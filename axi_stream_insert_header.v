==> flow/design.v <==
module axi_stream_insert_header #(
    parameter DATA_WD = 32,
    parameter DATA_BYTE_WD = DATA_WD / 8,
    parameter BYTE_CNT_WD = $clog2(DATA_BYTE_WD)
) (
    input                        clk,
    input                        rst_n,
    input                        valid_in,
    input [DATA_WD-1 : 0]        data_in,
    input [DATA_BYTE_WD-1 : 0]   keep_in,
    input                        last_in,
    output                       ready_in,
    output                       valid_out,
    output [DATA_WD-1 : 0]       data_out,
    output [DATA_BYTE_WD-1 : 0]  keep_out,
    output                       last_out,
    input                        ready_out,
    input                        valid_insert,
    input [DATA_WD-1 : 0]        data_insert,
    input [DATA_BYTE_WD-1 : 0]   keep_insert,
    input [BYTE_CNT_WD-1 : 0]    byte_insert_cnt,
    output                       ready_insert
);
    reg ready_in_r1;
    reg ready_in_r2;
    reg valid_out_r;
    reg [DATA_WD-1 : 0]      data_out_r;
    reg [DATA_BYTE_WD-1 : 0] keep_out_r;
    reg last_out_r;
    reg ready_insert_r;
    assign ready_in  = ready_in_r1;
    assign valid_out = valid_out_r;
    assign data_out  = data_out_r;
    assign keep_out  = keep_out_r;
    assign last_out  = last_out_r;
    assign ready_insert = ready_insert_r;
    reg [DATA_WD-1 : 0] data_in_r;
    reg [DATA_BYTE_WD-1 : 0] keep_in_r;
    reg [DATA_BYTE_WD-1 : 0] keep_insert_r;
    always @(posedge clk or negedge rst_n) begin
        if(~rst_n) begin
            ready_insert_r <= 0;
        end 
        else if (ready_in) begin
            ready_insert_r <= 0;
        end
        else if (valid_insert && valid_in) begin
    	    ready_insert_r <= 1;
        end
        else begin
    	    ready_insert_r <= ready_insert_r;
        end
    end
    always@(posedge clk or negedge rst_n)begin
        if(!rst_n)begin
    	    ready_in_r1 <= 0;
        end
        else if(last_in)begin
    	    ready_in_r1 <= 0;
        end
        else if(valid_in && valid_insert && ready_insert)begin
    	    ready_in_r1 <= 1;
        end
        else begin 
    	    ready_in_r1 <= ready_in_r1;
        end
    end
    always@(posedge clk or negedge rst_n)begin
        if(!rst_n)
    	    ready_in_r2 <= 0;
        else
    	    ready_in_r2 <= ready_in_r1;
    end
    always@(posedge clk or negedge rst_n)begin
        if(!rst_n)
    	    data_in_r <= 0;
        else
    	    data_in_r <= data_in;
    end
    always@(posedge clk or negedge rst_n)begin
        if(!rst_n)
    	    keep_in_r <= 0;
        else
    	    keep_in_r <= keep_in;
    end
    always@(posedge clk or negedge rst_n)begin
        if(!rst_n)begin
            valid_out_r <= 0;
            data_out_r  <= 0;
            keep_out_r  <= 0;
            last_out_r  <= 0;
	        keep_insert_r <= 0;
        end
        else if(ready_out)begin
            if(ready_in_r1 && ready_in_r2)begin
                case(keep_insert)
   	                4'b1111: data_out_r <= data_in_r;
   	                4'b0111: data_out_r <= {data_in_r[23:0],data_in[DATA_WD-1:24]};
   	                4'b0011: data_out_r <= {data_in_r[15:0],data_in[DATA_WD-1:16]};
   	                4'b0001: data_out_r <= {data_in_r[7:0],data_in[DATA_WD-1:8]};
   	                4'b0000: data_out_r <= data_in;
   	                default: data_out_r <= data_out_r;
 	            endcase
 	            valid_out_r <= 1;
 	            keep_out_r  <= 4'b1111;
 	            last_out_r  <= 0;
	            keep_insert_r <= keep_insert;
            end
            else if(ready_in_r1)begin
                case(keep_insert)
   	                4'b1111: data_out_r <= data_insert;
   	                4'b0111: data_out_r <= {data_insert[23:0],data_in[DATA_WD-1:24]};
   	                4'b0011: data_out_r <= {data_insert[15:0],data_in[DATA_WD-1:16]};
   	                4'b0001: data_out_r <= {data_insert[7:0],data_in[DATA_WD-1:8]};
   	                4'b0000: data_out_r <= data_in;
   	                default: data_out_r <= data_out_r;
 	            endcase
 	            valid_out_r <= 1;
   	            keep_out_r  <= 4'b1111;
 	            last_out_r  <= 0;
	            keep_insert_r <= keep_insert_r;
            end
            else if(ready_in_r2)begin
	            case({keep_insert_r,keep_in_r})
	                8'b1111_1111:begin
				            data_out_r <= data_in_r;
				            keep_out_r <= 4'b1111;
			                end 
		            8'b0111_1111:begin
				            data_out_r <= {data_in_r[23:0],8'b0};
				            keep_out_r <= 4'b1110;
			                end
    		        8'b0011_1111:begin
				            data_out_r <= {data_in_r[15:0],16'b0};
				            keep_out_r <= 4'b1100;
		     	            end
		            8'b0001_1111: begin
				            data_out_r <= {data_in_r[7:0],24'b0};
				            keep_out_r <= 4'b1000;
			                end
		            8'b1111_1110:begin
				            data_out_r <= {data_in_r[23:0],8'b0};
				            keep_out_r <= 4'b1110;
			                end
		            8'b0111_1110:begin
				            data_out_r <= {data_in_r[23:8],16'b0};
				            keep_out_r <= 4'b1100;
			                end
    		        8'b0011_1110:begin
				            data_out_r <= {data_in_r[15:8],24'b0};
				            keep_out_r <= 4'b1000;
			                end
		            8'b1111_1100:begin
				            data_out_r <= {data_in_r[DATA_WD-1:16],16'b0};
				            keep_out_r <= 4'b1100;
			                end
		            8'b0111_1100:begin
				            data_out_r <= {data_in_r[23:16],24'b0};
				            keep_out_r <= 4'b1000;
			                end
		            8'b1111_1000:begin
				            data_out_r <= {data_in_r[DATA_WD-1:16],24'b0};
				            keep_out_r <= 4'b1000;
			                end
		            default : begin 
				            data_out_r <= data_in_r;
				            keep_out_r <= 4'b0;
			                end
	            endcase
	            valid_out_r <= 1;
    	        last_out_r  <= 1;
                keep_insert_r <= keep_insert_r;
            end
            else begin
                valid_out_r <= 0;
                data_out_r  <= data_out_r;
                keep_out_r  <= keep_out_r;
                last_out_r  <= 0;
                keep_insert_r <= keep_insert_r;
            end
        end	
        else begin
            valid_out_r <= 0;
	        data_out_r  <= data_out_r;
	        keep_out_r  <= keep_out_r;
	        last_out_r  <= 0;
        end
    end						
endmodule
Tool chain data of axi_stream_insert_header --
Tool output for the design above, in the order of the flow. Lines are those of the file above, counted from 1. Operators carry their Yosys type and port widths (W data, S select, Z words). Library cell names are shortened. Not given: -
Set-up: design top axi_stream_insert_header, clock port clk, standard-cell library sky130hd, library corner tt_025C_1v80

Word-level counts --
Source: Yosys, flattened and elaborated, memories not mapped. Widths are those after wreduce. Registers that Yosys merges into a memory's read port (data or address) are not register bits. Print and check cells do not count. Equal cells are merged and count once.
Storage and ports: bits in registers 81, input bits 80, elaborated cells 61
Cells by class: equality and inequality tests 16, muxes and demuxes 21, reduce/logical cells 14
Operators with widths (count):
- $pmux W32 S5 | 2
- $pmux W32 S7 | 1
- $mux W32 | 3
- $eq A8 B8 Y1 const B | 4
- $eq A8 B7 Y1 const B | 3
- $eq A8 B6 Y1 const B | 2
- $pmux W4 S4 | 1
- $ne A6 B1 Y1 const B | 2
- $mux W4 | 3
- $mux W1 | 11
- $eq A8 B5 Y1 const B | 1
- $reduce_and A2 Y1 | 2
- $reduce_bool A2 Y1 | 2
- $reduce_or A2 Y1 | 2
- $eq A4 B1 Y1 const B | 1
- $eq A4 B2 Y1 const B | 1
- $eq A4 B3 Y1 const B | 1
- $eq A4 B4 Y1 const B | 1
- $logic_not A4 Y1 | 1
- $reduce_and A4 Y1 | 1
- $reduce_or A4 Y1 | 1
- $logic_and A1 B1 Y1 | 3
- $reduce_bool A3 Y1 | 1
- $reduce_or A3 Y1 | 1

Logic depth --
Longest topological path by Yosys (ltp), each cell counted once; first at word level (registers and memories cut), then after technology mapping (sequential cells cut; the memories' decode and read muxes count).
Logic depth: depth in word-level cells 6, ABC_AREA 1, mapped depth 14, mapped depth without buffers 13

Netlist --
The flow's flattened synthesis, as Yosys stat reports it; memories are mapped. The netlist is that of the ABC_AREA named above (0 if unset); the other value can give another one.
Cell types (count):
- dfrtp_1 | 81
- nand2_1 | 192
- o21ai_0 | 114
- nor2_1 | 121
- a21oi_1 | 61
- inv_1 | 80
- o22ai_1 | 35
- nand3_1 | 31
- clkbuf_1 | 23
- buf_2 | 16
- o21ai_1 | 15
- nand4_1 | 10
- nor3_1 | 12
- a211oi_1 | 7
- nor2_8 | 2
- nand2_2 | 5
- inv_2 | 7
- buf_6 | 2
Other cell types: 12; their cells: 19.
Synthesis totals: standard cells after synthesis 833, chip area (Yosys) 5464.0 um^2, sequential part of the area 2026.9 um^2, flip-flop cells 81, buffers 41

Timing after synthesis --
Path of least setup slack by OpenSTA after synthesis, without wires, with an ideal clock, recovery checks aside; 20% of the period is set as input and as output delay. Where synthesis merged equal registers, the netlist keeps one of their names.
Timing after synthesis: path type input-to-reg, from input keep_insert[3], to register data_out_r[18], period 3.68 ns, input delay 0.736 ns, setup time 0.122 ns, time at the first pin 0.736 ns, arrival 1.812 ns, data required time 3.558 ns, slack 1.746 ns, delay of the path 1.198 ns, stages on the path 10, synthesis period reached 1.934 ns
"delay of the path" = arrival - input delay + setup time. "stages on the path" counts driving pins, that of a launching flip-flop among them; a cell with two outputs on the path counts twice. "synthesis period reached" = period - worst setup slack (recovery checks aside). The figure is calculated, with input and output delays left at 20% of the set period. Between the ends stands the longest chain of elaborated cells between them, by number of cells; it is not shown to be the way that was timed. Of several equally long chains one is given. A line is the first line of the expression or statement that the cell stems from. Yosys adds cells for indexed reads and writes and turns some case tables into memories. At most two assigning lines are given for a register; there are more.
Between the ends, after synthesis: cell sequence nor2_4 nand2_1 nand2_2 buf_2 buf_2 o21ai_0 nor3_1 o21ai_0 nor2_1 a21oi_1, cells in the longest elaborated chain 4, elaborated cells between the ends (all ways) 12, classes of those cells eq/ne (6); mux (4); reduce/logical (2)
Ends and longest elaborated chain, after synthesis:
- start, declared | RTL line 20 | input [DATA_BYTE_WD-1 : 0]   keep_insert,
- $logic_not A4 Y1 | RTL line 110 | case(keep_insert)
- $pmux W32 S5 | RTL line 110
- $mux W32 | RTL line 109 | else if(ready_in_r1)begin
- $mux W32 | RTL line 95 | if(ready_in_r1 && ready_in_r2)begin
- end, assigned | RTL line 97 | 4'b1111: data_out_r <= data_in_r;
- end, assigned | RTL line 98 | 4'b0111: data_out_r <= {data_in_r[23:0],data_in[DATA_WD-1:24]};
- end, declared | RTL line 27 | reg [DATA_WD-1 : 0]      data_out_r;

Timing after layout --
Path of least setup slack in the final report of run 1 (OpenROAD, finished layout, wires in). Where an end is a register, its clock arrival counts in the times.
Timing post-layout: path type reg-to-reg, from register keep_in_r[2], to register data_out_r[24], period 1.52 ns, setup time 0.12 ns, time at the first pin 0.38 ns, arrival 2.34 ns, data required time 1.77 ns, slack -0.58 ns, stages on the path 12
Between the ends stands the longest chain of elaborated cells between them, by number of cells; it is not shown to be the way that was timed. Of several equally long chains one is given. At most two assigning lines are given for a register; there are more.
Between the ends, post-layout: cell sequence dfrtp_1 nand2_4 inv_4 buf_4 nand3_4 buf_4 buf_4 nor2_2 a211oi_2 nand3_1 nand2_1 a21oi_2, cells in the longest elaborated chain 6, elaborated cells between the ends (all ways) 15, classes of those cells eq/ne (9); mux (4); reduce/logical (2)
Ends and longest elaborated chain, post-layout:
- start, declared | RTL line 38 | reg [DATA_BYTE_WD-1 : 0] keep_in_r;
- start, assigned | RTL line 82 | keep_in_r <= 0;
- start, assigned | RTL line 84 | keep_in_r <= keep_in;
- $eq A8 B8 Y1 | RTL line 124 | case({keep_insert_r,keep_in_r})
- $reduce_or A2 Y1
- $pmux W32 S7 | RTL line 124
- $mux W32 | RTL line 123 | else if(ready_in_r2)begin
- $mux W32 | RTL line 109 | else if(ready_in_r1)begin
- $mux W32 | RTL line 95 | if(ready_in_r1 && ready_in_r2)begin
- end, assigned | RTL line 97 | 4'b1111: data_out_r <= data_in_r;
- end, assigned | RTL line 98 | 4'b0111: data_out_r <= {data_in_r[23:0],data_in[DATA_WD-1:24]};
- end, declared | RTL line 27 | reg [DATA_WD-1 : 0]      data_out_r;

==> results <==
Top module axi_stream_insert_header; platform sky130hd; tools Yosys and OpenROAD; 2 stored runs in no particular order. Input and output delays are each 20% of the period that was set; the output load is 0.01 pF.
"worst setup path time" means the part of the period allowed to the worst setup path (the constraints hold back 20% at inputs and 20% at outputs) less its slack; where the path has registers, the arrival times of their clocks count too.
By "total power after layout" is meant OpenSTA's value without simulated activity: inputs other than the clock are taken to toggle once in ten clock periods, and the tool carries that through the logic.

[run 1] flow files
==> flow/run.sh <==
#!/bin/bash
# the make line also repeats the synthesis and layout settings of config.mk as NAME=value (left out here)
make -C /OpenROAD-flow-scripts/flow DESIGN_CONFIG=/design/flow/config.mk WORK_HOME=/design/flow/orfs CLKGATE_MAP_FILE= finish
==> flow/config.mk <==
export PLATFORM = sky130hd
export DESIGN_NAME = axi_stream_insert_header
export DESIGN_NICKNAME = axi_stream_insert_header
export VERILOG_FILES = /design/flow/design.v
export SDC_FILE = /design/flow/constraint.sdc
export NUM_CORES = 4
export LEC_CHECK = 0
export ABC_AREA = 1
export CAP_MARGIN = 5
export CELL_PAD_IN_SITES_DETAIL_PLACEMENT = 2
export CORE_MARGIN = 2
export CORE_UTILIZATION = 25
export GPL_ROUTABILITY_DRIVEN = 1
export SETUP_SLACK_MARGIN = 0.36
export SLEW_MARGIN = 20
==> flow/constraint.sdc <==
create_clock -name core_clock -period 1.52 [get_ports {clk}]
set_input_delay 0.3040 -clock core_clock [delete_from_list [all_inputs] [get_ports {clk}]]
set_output_delay 0.3040 -clock core_clock [all_outputs]
set_load 0.01 [all_outputs]

[run 1] result: worst setup slack after layout -0.577 ns; total negative slack on setup checks -14.249 ns; worst setup path time 2.10 ns; critical path type reg-to-reg; chip area after synthesis (Yosys) 5464.0 um^2; worst hold slack 0.355 ns; standard-cell area of the final layout 9369.0 um^2; die outline area 23053.9 um^2; total power after layout 10193 µW

[run 2] flow files
==> flow/run.sh <==
#!/bin/bash
# the make line also repeats the synthesis and layout settings of config.mk as NAME=value (left out here)
make -C /OpenROAD-flow-scripts/flow DESIGN_CONFIG=/design/flow/config.mk WORK_HOME=/design/flow/orfs CLKGATE_MAP_FILE= finish
==> flow/config.mk <==
export PLATFORM = sky130hd
export DESIGN_NAME = axi_stream_insert_header
export DESIGN_NICKNAME = axi_stream_insert_header
export VERILOG_FILES = /design/flow/design.v
export SDC_FILE = /design/flow/constraint.sdc
export NUM_CORES = 4
export LEC_CHECK = 0
export CAP_MARGIN = 20
export CORE_MARGIN = 2
export CORE_UTILIZATION = 40
export SLEW_MARGIN = 20
==> flow/constraint.sdc <==
create_clock -name core_clock -period 1.98 [get_ports {clk}]
set_input_delay 0.3960 -clock core_clock [delete_from_list [all_inputs] [get_ports {clk}]]
set_output_delay 0.3960 -clock core_clock [all_outputs]
set_load 0.01 [all_outputs]

[run 2] result: worst setup path time 1.98 ns; critical path type reg-to-reg; chip area after synthesis (Yosys) 6015.8 um^2; total negative slack on setup checks -0.004 ns; total power after layout 6749 µW; standard-cell area of the final layout 9077.5 um^2; worst setup slack after layout -0.004 ns; die outline area 16036.4 um^2; worst hold slack 0.477 ns
